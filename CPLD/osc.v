==> flow/design.v <==
module osc(	CLK,
			RESET,
			MCU_Read,
			SRAM_WE_n,
			SRAM_Data,
			SRAM_Add,
			ADC_CLK,
			ADC1_Data,
			ADC2_Data,
			ADC_GetFreq,
			Trig_In,
			Sample_Finish,
			Time_Sel);
input CLK;
input RESET;
reg   RESETLast;
input MCU_Read;  
reg   MCU_ReadLast;
output Sample_Finish;
reg    Sample_Finish;
reg [2:0]  Trig_Type;
reg    Sample_Start;
input [1:0] Trig_In;
reg   [1:0] Trig_InLast;
output SRAM_WE_n;
reg    SRAM_WE_n;
output [15:0] SRAM_Data;
reg    [15:0] SRAM_Data;    
output [17:0] SRAM_Add;
reg    [17:0] SRAM_Add;
output ADC_CLK;
reg    ADC_CLK;
input [7:0] ADC1_Data;
input [7:0] ADC2_Data;
input       ADC_GetFreq;  
reg         ADC_GetFreqLast;
reg   [2:0] ADC_GetFreqCnt;
reg  [23:0] ADC1_Freq;
reg  [23:0] ADC2_Freq;
reg   [1:0] ADC1_FreqFlag;
reg   [1:0] ADC2_FreqFlag;
input[4:0] Time_Sel;
reg[23:0]  Time_Counter;
reg[23:0]  Time_CntMax;
always @ (posedge CLK) begin
	RESETLast <= RESET;
	if(RESET == 1'B0 && RESETLast == 1'B1) begin
		case(Time_Sel)
			5'D00 : Time_CntMax <= 24'D0_000_000;
			5'D01 : Time_CntMax <= 24'D0_000_001;
			5'D02 : Time_CntMax <= 24'D0_000_002;
			5'D03 : Time_CntMax <= 24'D0_000_005;
			5'D04 : Time_CntMax <= 24'D0_000_010;
			5'D05 : Time_CntMax <= 24'D0_000_020;
			5'D06 : Time_CntMax <= 24'D0_000_050;
			5'D07 : Time_CntMax <= 24'D0_000_100;
			5'D08 : Time_CntMax <= 24'D0_000_200;
			5'D09 : Time_CntMax <= 24'D0_000_500;
			5'D10 : Time_CntMax <= 24'D0_001_000;
			5'D11 : Time_CntMax <= 24'D0_002_000;
			5'D12 : Time_CntMax <= 24'D0_005_000;
			5'D13 : Time_CntMax <= 24'D0_010_000;
			5'D14 : Time_CntMax <= 24'D0_020_000;
			5'D15 : Time_CntMax <= 24'D0_050_000;
			5'D16 : Time_CntMax <= 24'D0_100_000;
			5'D17 : Time_CntMax <= 24'D0_200_000;
			5'D18 : Time_CntMax <= 24'D0_500_000;
			default : Time_CntMax <= 24'D0_000_100;
		endcase
	end
	else begin
		case(Time_Sel)
			5'D00 : Trig_Type <= 3'D0;   
			5'D01 : Trig_Type <= 3'D1;   
			5'D02 : Trig_Type <= 3'D2;   
			5'D03 : Trig_Type <= 3'D3;   
			5'D04 : Trig_Type <= 3'D4;   
			default : Trig_Type <= 2'D0;  
		endcase
	end
end
always @ (posedge CLK) begin
	Trig_InLast <= Trig_In;
	case(Trig_Type)
		3'D0 : Sample_Start <= 1'B1;
		3'D1 : if(Trig_InLast[0] == 1'B0 && Trig_In[0] == 1'B1) Sample_Start <= 1'B1;
		3'D2 : if(Trig_InLast[0] == 1'B1 && Trig_In[0] == 1'B0) Sample_Start <= 1'B1;
		3'D3 : if(Trig_InLast[1] == 1'B0 && Trig_In[1] == 1'B1) Sample_Start <= 1'B1;
		3'D4 : if(Trig_InLast[1] == 1'B1 && Trig_In[1] == 1'B0) Sample_Start <= 1'B1;
		default : Sample_Start <= 1'B1;
	endcase
	MCU_ReadLast <= MCU_Read;
	if(MCU_ReadLast == 1'B0 && MCU_Read == 1'B1) begin  
		if(Sample_Finish == 1'B1) begin
			SRAM_Add <= SRAM_Add + 1'B1;
			SRAM_WE_n = 1'B1;
		end
	end
	else begin  
		if(RESET == 1'B0) begin
			Time_Counter <= 24'D0;
			Sample_Finish <= 1'B0;
			ADC_CLK <= 1'B0;
			SRAM_Add <= 18'D0;
			Sample_Start <= 1'B0;
			ADC1_Freq <= 24'D0;
			ADC2_Freq <= 24'D0;
			ADC1_FreqFlag <= 2'D0;
			ADC2_FreqFlag <= 2'D0;
			ADC_GetFreqCnt <= 3'D0;
		end
		else begin
			if(Sample_Finish == 1'B0 && Sample_Start == 1'B1) begin
				if(SRAM_Add > 1023) begin  
					Sample_Finish <= 1'B1;
					SRAM_Data <= 16'BZZZZ_ZZZZ_ZZZZ_ZZZZ;
					SRAM_Add <= 18'D0;  
				end
				else begin  
					if(Time_Counter < Time_CntMax) Time_Counter <= Time_Counter + 1'B1;
					else begin
						Time_Counter <= 24'D0;
						ADC_CLK <= ~ADC_CLK;
						if(ADC_CLK == 1'B1) begin  
							SRAM_WE_n <= 1'B0;
							SRAM_Data <= {ADC2_Data, ADC1_Data};
							SRAM_Add <= SRAM_Add + 1'B1;
						end
					end
				end
			end
			if(Trig_In[0] == 1'B1 && Trig_InLast[0] == 1'B0) begin  
				if(ADC1_FreqFlag < 2'D2) ADC1_FreqFlag <= ADC1_FreqFlag + 1'B1;
			end
			if(ADC1_FreqFlag == 1'B1) ADC1_Freq <= ADC1_Freq + 1'B1;
			if(Trig_In[1] == 1'B1 && Trig_InLast[1] == 1'B0) begin  
				if(ADC2_FreqFlag < 2'D2) ADC2_FreqFlag <= ADC2_FreqFlag + 1'B1;
			end
			if(ADC2_FreqFlag == 1'B1) ADC2_Freq <= ADC2_Freq + 1'B1;
			ADC_GetFreqLast <= ADC_GetFreq;
			if(ADC_GetFreqLast == 1'B0 && ADC_GetFreq == 1'B1) begin  
				ADC_GetFreqCnt <= ADC_GetFreqCnt + 1'B1;
				SRAM_WE_n <= 0;
				SRAM_Data <= 16'D0;
				case(ADC_GetFreqCnt)
					3'D0 : SRAM_Data <= (ADC1_FreqFlag == 2'D2) ? 16'D1 : 16'D0;
					3'D1 : SRAM_Data <= ADC1_Freq[15:0];
					3'D2 : SRAM_Data <= {8'D0, ADC1_Freq[17:16]};
					3'D3 : SRAM_Data <= (ADC2_FreqFlag == 2'D2) ? 16'D1 : 16'D0;
					3'D4 : SRAM_Data <= ADC2_Freq[15:0];
					3'D5 : begin
						SRAM_Data <= {8'D0, ADC2_Freq[17:16]};
						ADC_GetFreqCnt <= 3'D0;
					end
				endcase
			end
		end
	end
end
endmodule
# From RTL to reports: osc
# The steps from the RTL of osc to its reports follow in flow order.
# Lines are those of the file above, counted from 1.
# Operators carry their Yosys type and port widths (W data, S select, Z words).
# The mark -- stands for no value.
# inputs
top_module,osc
clk_port,CLK
library,sky130hd
corner,tt_025C_1v80

# Word-level counts
# Counts by Yosys on the flattened word-level netlist (proc, flatten, opt, wreduce; memories kept). Register bits leave out memories and registers merged into their read ports (data or address). Print and check cells are left out. Cells with the same type and inputs are merged into one.
# Memory sizes are those after Yosys's memory passes, which may raise the word count (mostly to a power of two), join words into wider ones and drop unused or constant bits.
# classes
n_mux,47
compare,4
bitwise,10
n_eq,35
reduce_and_logical,26
addsub,7
# ops
op,n
$mux W18,7
$mux W24,5
$pmux W16 S6,1
$mux W16,5
$add A24 B1 Y24 const B,3
$lt A24 B24 Y1,1
$mux W1,21
$add A18 B1 Y18 const B,1
$gt A18 B10 Y1 const B,1
$ne A2 B1 Y1 const B,9
$eq A3 B2 Y1 const B,4
$reduce_and A3 Y1,4
$pmux W3 S4,1
$not A1 Y1,10
$eq A5 B2 Y1 const B,2
$ne A3 B2 Y1 const B,3
$eq A3 B3 Y1 const B,3
$reduce_bool A3 Y1,3
$logic_and A1 B1 Y1,8
$reduce_and A2 Y1,4
$reduce_and A4 Y1,2
$mux W2,4
$ne A2 B2 Y1 const B,3
$eq A3 B1 Y1 const B,2
$reduce_and A6 Y1,1
$mux W3,2
$eq A5 B1 Y1 const B,1
$eq A5 B3 Y1 const B,1
# Other operator kinds: 12; their cells: 17.
# bits
output_inout_bits,37
wordCells,148
ff_bits,149
romBits,608
in_bits,27
n_memories,1
clocked_rd_ports_x_width,19
# mem_list
name,words,width,read_ports,write_ports,line,text
(name not given),32,19,1,0,48,case(Time_Sel)

# Logic depth
# Yosys ltp: most cells in a row. Word level: on the elaborated netlist, between registers, memories and ports. Mapped: between sequential cells and ports; inverters and the memories' decode and read muxes count.
# depth
ltp_word,7
ABC_AREA,0
depth_mapped,8
depth_no_buf,7

# Synthesis result
# Yosys stat after the flow's synthesis: flattened, memories mapped to cells. It holds for the ABC_AREA given above (unset counts as 0); a run with the other value may have another netlist.
# types
cell_type,n,area_total_um2
sky130_fd_sc_hd__edfxtp_1,128,3.84E+03
sky130_fd_sc_hd__ha_1,36,450.432
sky130_fd_sc_hd__xnor2_1,40,350.336
sky130_fd_sc_hd__and2_1,37,231.472
sky130_fd_sc_hd__nand2_1,57,213.955
sky130_fd_sc_hd__nor2_1,57,213.955
sky130_fd_sc_hd__o21ai_0,36,180.173
sky130_fd_sc_hd__xor2_1,19,166.41
sky130_fd_sc_hd__inv_1,43,161.405
sky130_fd_sc_hd__a21oi_1,26,130.125
sky130_fd_sc_hd__nand3_1,23,115.11
sky130_fd_sc_hd__a22oi_1,15,112.608
sky130_fd_sc_hd__nor2b_1,17,106.352
sky130_fd_sc_hd__dfxtp_1,5,100.096
sky130_fd_sc_hd__nand4_1,16,100.096
sky130_fd_sc_hd__and3_1,13,81.328
sky130_fd_sc_hd__clkbuf_1,20,75.072
sky130_fd_sc_hd__and4_1,7,61.309
# Other cell types: 31; their cells: 69.
# mapped
area_um2,7196.9
ff_cells,133
seqArea_um2,3943.8
n_buf,23
mapped_cells,664

# Worst setup path after synthesis
# Source: OpenSTA report_checks on the synthesized netlist (no wires, ideal clock, input and output delay 20% of the period each), path of least setup slack; recovery checks are left aside. Register names are those of the netlist, which keeps one name where synthesis merged equal registers.
# synth_path
path_type,register to register
startpoint,register Time_Counter[21]
endpoint,register SRAM_Add[0]
path_slack_ps,1152
arrival_ps,2834
setup_ps,404
path_delay_ps,3238
required_ps,3986
clock_period_ps,4390
path_stages,6
t_first_pin_ps,0
n_path_buf,0
period_less_setup_slack_ps,3238
# "path_delay_ps" is the arrival time less input delay plus setup time.
# "path_stages": output pins that drive a net of the path, with the launching flip-flop's if there is one; two outputs of one cell count as two.
# "period_less_setup_slack_ps" = period - worst setup slack (recovery checks aside). The figure is calculated, with input and output delays left at 20% of the set period.
# Between the ends stands the longest chain of elaborated cells between them, by number of cells; it is not shown to be the way that was timed. Of several equally long chains one is given.
# Each line given opens the expression or statement behind the cell; cells for indexed reads and writes are added by Yosys, which also makes memories of some case tables.
# A register here has more assigning lines than the two given.
# Only ways into the end's enable, where the timed path ends, are counted here.
# synth_via
cell_sequence,sky130_fd_sc_hd__edfxtp_1 > sky130_fd_sc_hd__or4_4 > sky130_fd_sc_hd__or4_4 > sky130_fd_sc_hd__or2_0 > sky130_fd_sc_hd__o221a_2 > sky130_fd_sc_hd__a31oi_1
elab_chain_len,3
cone_cells,3
lines_between,1
cone_classes,compare: 1; eq/ne: 1; reduce/logical: 1
# synth_lines
element,line,text
from (decl),43,reg[23:0]  Time_Counter;
from (assign),101,Time_Counter <= 24'D0;
from (assign),120,if(Time_Counter < Time_CntMax) Time_Counter <= Time_Counter + 1'B1;
$lt A24 B24 Y1,120,
$ne A4 B4 Y1,--,
$reduce_and A4 Y1,--,
to (assign),95,SRAM_Add <= SRAM_Add + 1'B1;
to (assign),127,SRAM_Add <= SRAM_Add + 1'B1;
to (decl),29,output [17:0] SRAM_Add;

# Path in the finished layout
# From the final timing report of entry A: the path of least setup slack in the routed layout; clock arrival at registers is part of the times.
# The path's times are printed in steps of 10 ps; the period is the one set.
# layout_path
path_type,register to register
startpoint,register Time_Counter[9]
endpoint,register SRAM_Add[5]
t_first_pin_ps,410
setup_ps,290
clock_period_ps,2280
path_stages,8
n_path_buf,1
required_ps,2410
path_slack_ps,-330
arrival_ps,2740
# Between the ends stands the longest chain of elaborated cells between them, by number of cells; it is not shown to be the way that was timed. Of several equally long chains one is given.
# A register here has more assigning lines than the two given.
# Only ways into the end's enable, where the timed path ends, are counted here.
# layout_via
cell_sequence,sky130_fd_sc_hd__edfxtp_1 > sky130_fd_sc_hd__ha_1 > sky130_fd_sc_hd__nand4_1 > sky130_fd_sc_hd__or4_4 > sky130_fd_sc_hd__or2_1 > sky130_fd_sc_hd__o221a_4 > sky130_fd_sc_hd__a31oi_4 > sky130_fd_sc_hd__buf_12
elab_chain_len,3
cone_cells,3
lines_between,1
cone_classes,compare: 1; eq/ne: 1; reduce/logical: 1
# layout_lines
element,line,text
from (decl),43,reg[23:0]  Time_Counter;
from (assign),101,Time_Counter <= 24'D0;
from (assign),120,if(Time_Counter < Time_CntMax) Time_Counter <= Time_Counter + 1'B1;
$lt A24 B24 Y1,120,
$ne A4 B4 Y1,--,
$reduce_and A4 Y1,--,
to (assign),95,SRAM_Add <= SRAM_Add + 1'B1;
to (assign),127,SRAM_Add <= SRAM_Add + 1'B1;
to (decl),29,output [17:0] SRAM_Add;

# Flow runs of osc

Settings and measured results of 2 stored flow runs for module osc (sky130hd), not sorted in any way. The constraints put input and output delay at 20% of the set period each and load the outputs with 0.01 pF.
"achieved_clock_period_ps" = clock period - worst setup slack. The figure is calculated, with input and output delays left at 20% of the set period.
By "worst_setup_path_time_ps" is meant the share of the clock period that the worst setup path is allowed (20% is reserved at inputs, 20% at outputs), minus its slack. Clock arrival times at its registers enter into it.
By "totalPower_uw" is meant OpenSTA's value without simulated activity: inputs other than the clock are taken to toggle once in ten clock periods, and the tool carries that through the logic.
"worst_setup_path_time_ps" is known to 10 ps.

Entry A, flow files:
==> flow/run.sh <==
#!/bin/bash
# the make line also repeats the synthesis and layout settings of config.mk as NAME=value (left out here)
make -C /OpenROAD-flow-scripts/flow DESIGN_CONFIG=/design/flow/config.mk WORK_HOME=/design/flow/orfs CLKGATE_MAP_FILE= finish
==> flow/config.mk <==
export PLATFORM = sky130hd
export DESIGN_NAME = osc
export DESIGN_NICKNAME = osc
export VERILOG_FILES = /design/flow/design.v
export SDC_FILE = /design/flow/constraint.sdc
export NUM_CORES = 4
export LEC_CHECK = 0
export CAP_MARGIN = 20
export CORE_MARGIN = 2
export CORE_UTILIZATION = 40
export SLEW_MARGIN = 20
==> flow/constraint.sdc <==
create_clock -name core_clock -period 2.28 [get_ports {CLK}]
set_input_delay 0.4560 -clock core_clock [delete_from_list [all_inputs] [get_ports {CLK}]]
set_output_delay 0.4560 -clock core_clock [all_outputs]
set_load 0.01 [all_outputs]

==> results of entry A, as CSV <==
result,value
totalPower_uw,6529
worstSetupSlack_ps,-330
ws_hold_ps,514
finish.stdcell_area_um2,9156.3
achieved_clock_period_ps,2610
design.die.area_um2,19081.3
finalUtil_frac,0.515
setupTns_ps,-11591
worst_setup_path_time_ps,2610
worst_setup_path_type,"register to register"
yosys.chip_area_um2,7196.9

Entry B, flow files:
==> flow/run.sh <==
#!/bin/bash
# the make line also repeats the synthesis and layout settings of config.mk as NAME=value (left out here)
make -C /OpenROAD-flow-scripts/flow DESIGN_CONFIG=/design/flow/config.mk WORK_HOME=/design/flow/orfs CLKGATE_MAP_FILE= finish
==> flow/config.mk <==
export PLATFORM = sky130hd
export DESIGN_NAME = osc
export DESIGN_NICKNAME = osc
export VERILOG_FILES = /design/flow/design.v
export SDC_FILE = /design/flow/constraint.sdc
export NUM_CORES = 4
export LEC_CHECK = 0
export ABC_AREA = 0
export CAP_MARGIN = 0
export CORE_MARGIN = 2
export CORE_UTILIZATION = 38
export CTS_CLUSTER_DIAMETER = 84
export CTS_CLUSTER_SIZE = 39
export GPL_ROUTABILITY_DRIVEN = 0
export PLACE_DENSITY_LB_ADDON = 0.05
export SLEW_MARGIN = 0
==> flow/constraint.sdc <==
create_clock -name core_clock -period 4.49 [get_ports {CLK}]
set_input_delay 0.8980 -clock core_clock [delete_from_list [all_inputs] [get_ports {CLK}]]
set_output_delay 0.8980 -clock core_clock [all_outputs]
set_load 0.01 [all_outputs]

==> results of entry B, as CSV <==
result,value
worstSetupSlack_ps,1220
worst_setup_path_time_ps,3270
worst_setup_path_type,"register to register"
finish.stdcell_area_um2,8689.6
ws_hold_ps,593
design.die.area_um2,20056.2
setupTns_ps,0
achieved_clock_period_ps,3270
yosys.chip_area_um2,7196.9
totalPower_uw,3297
finalUtil_frac,0.466
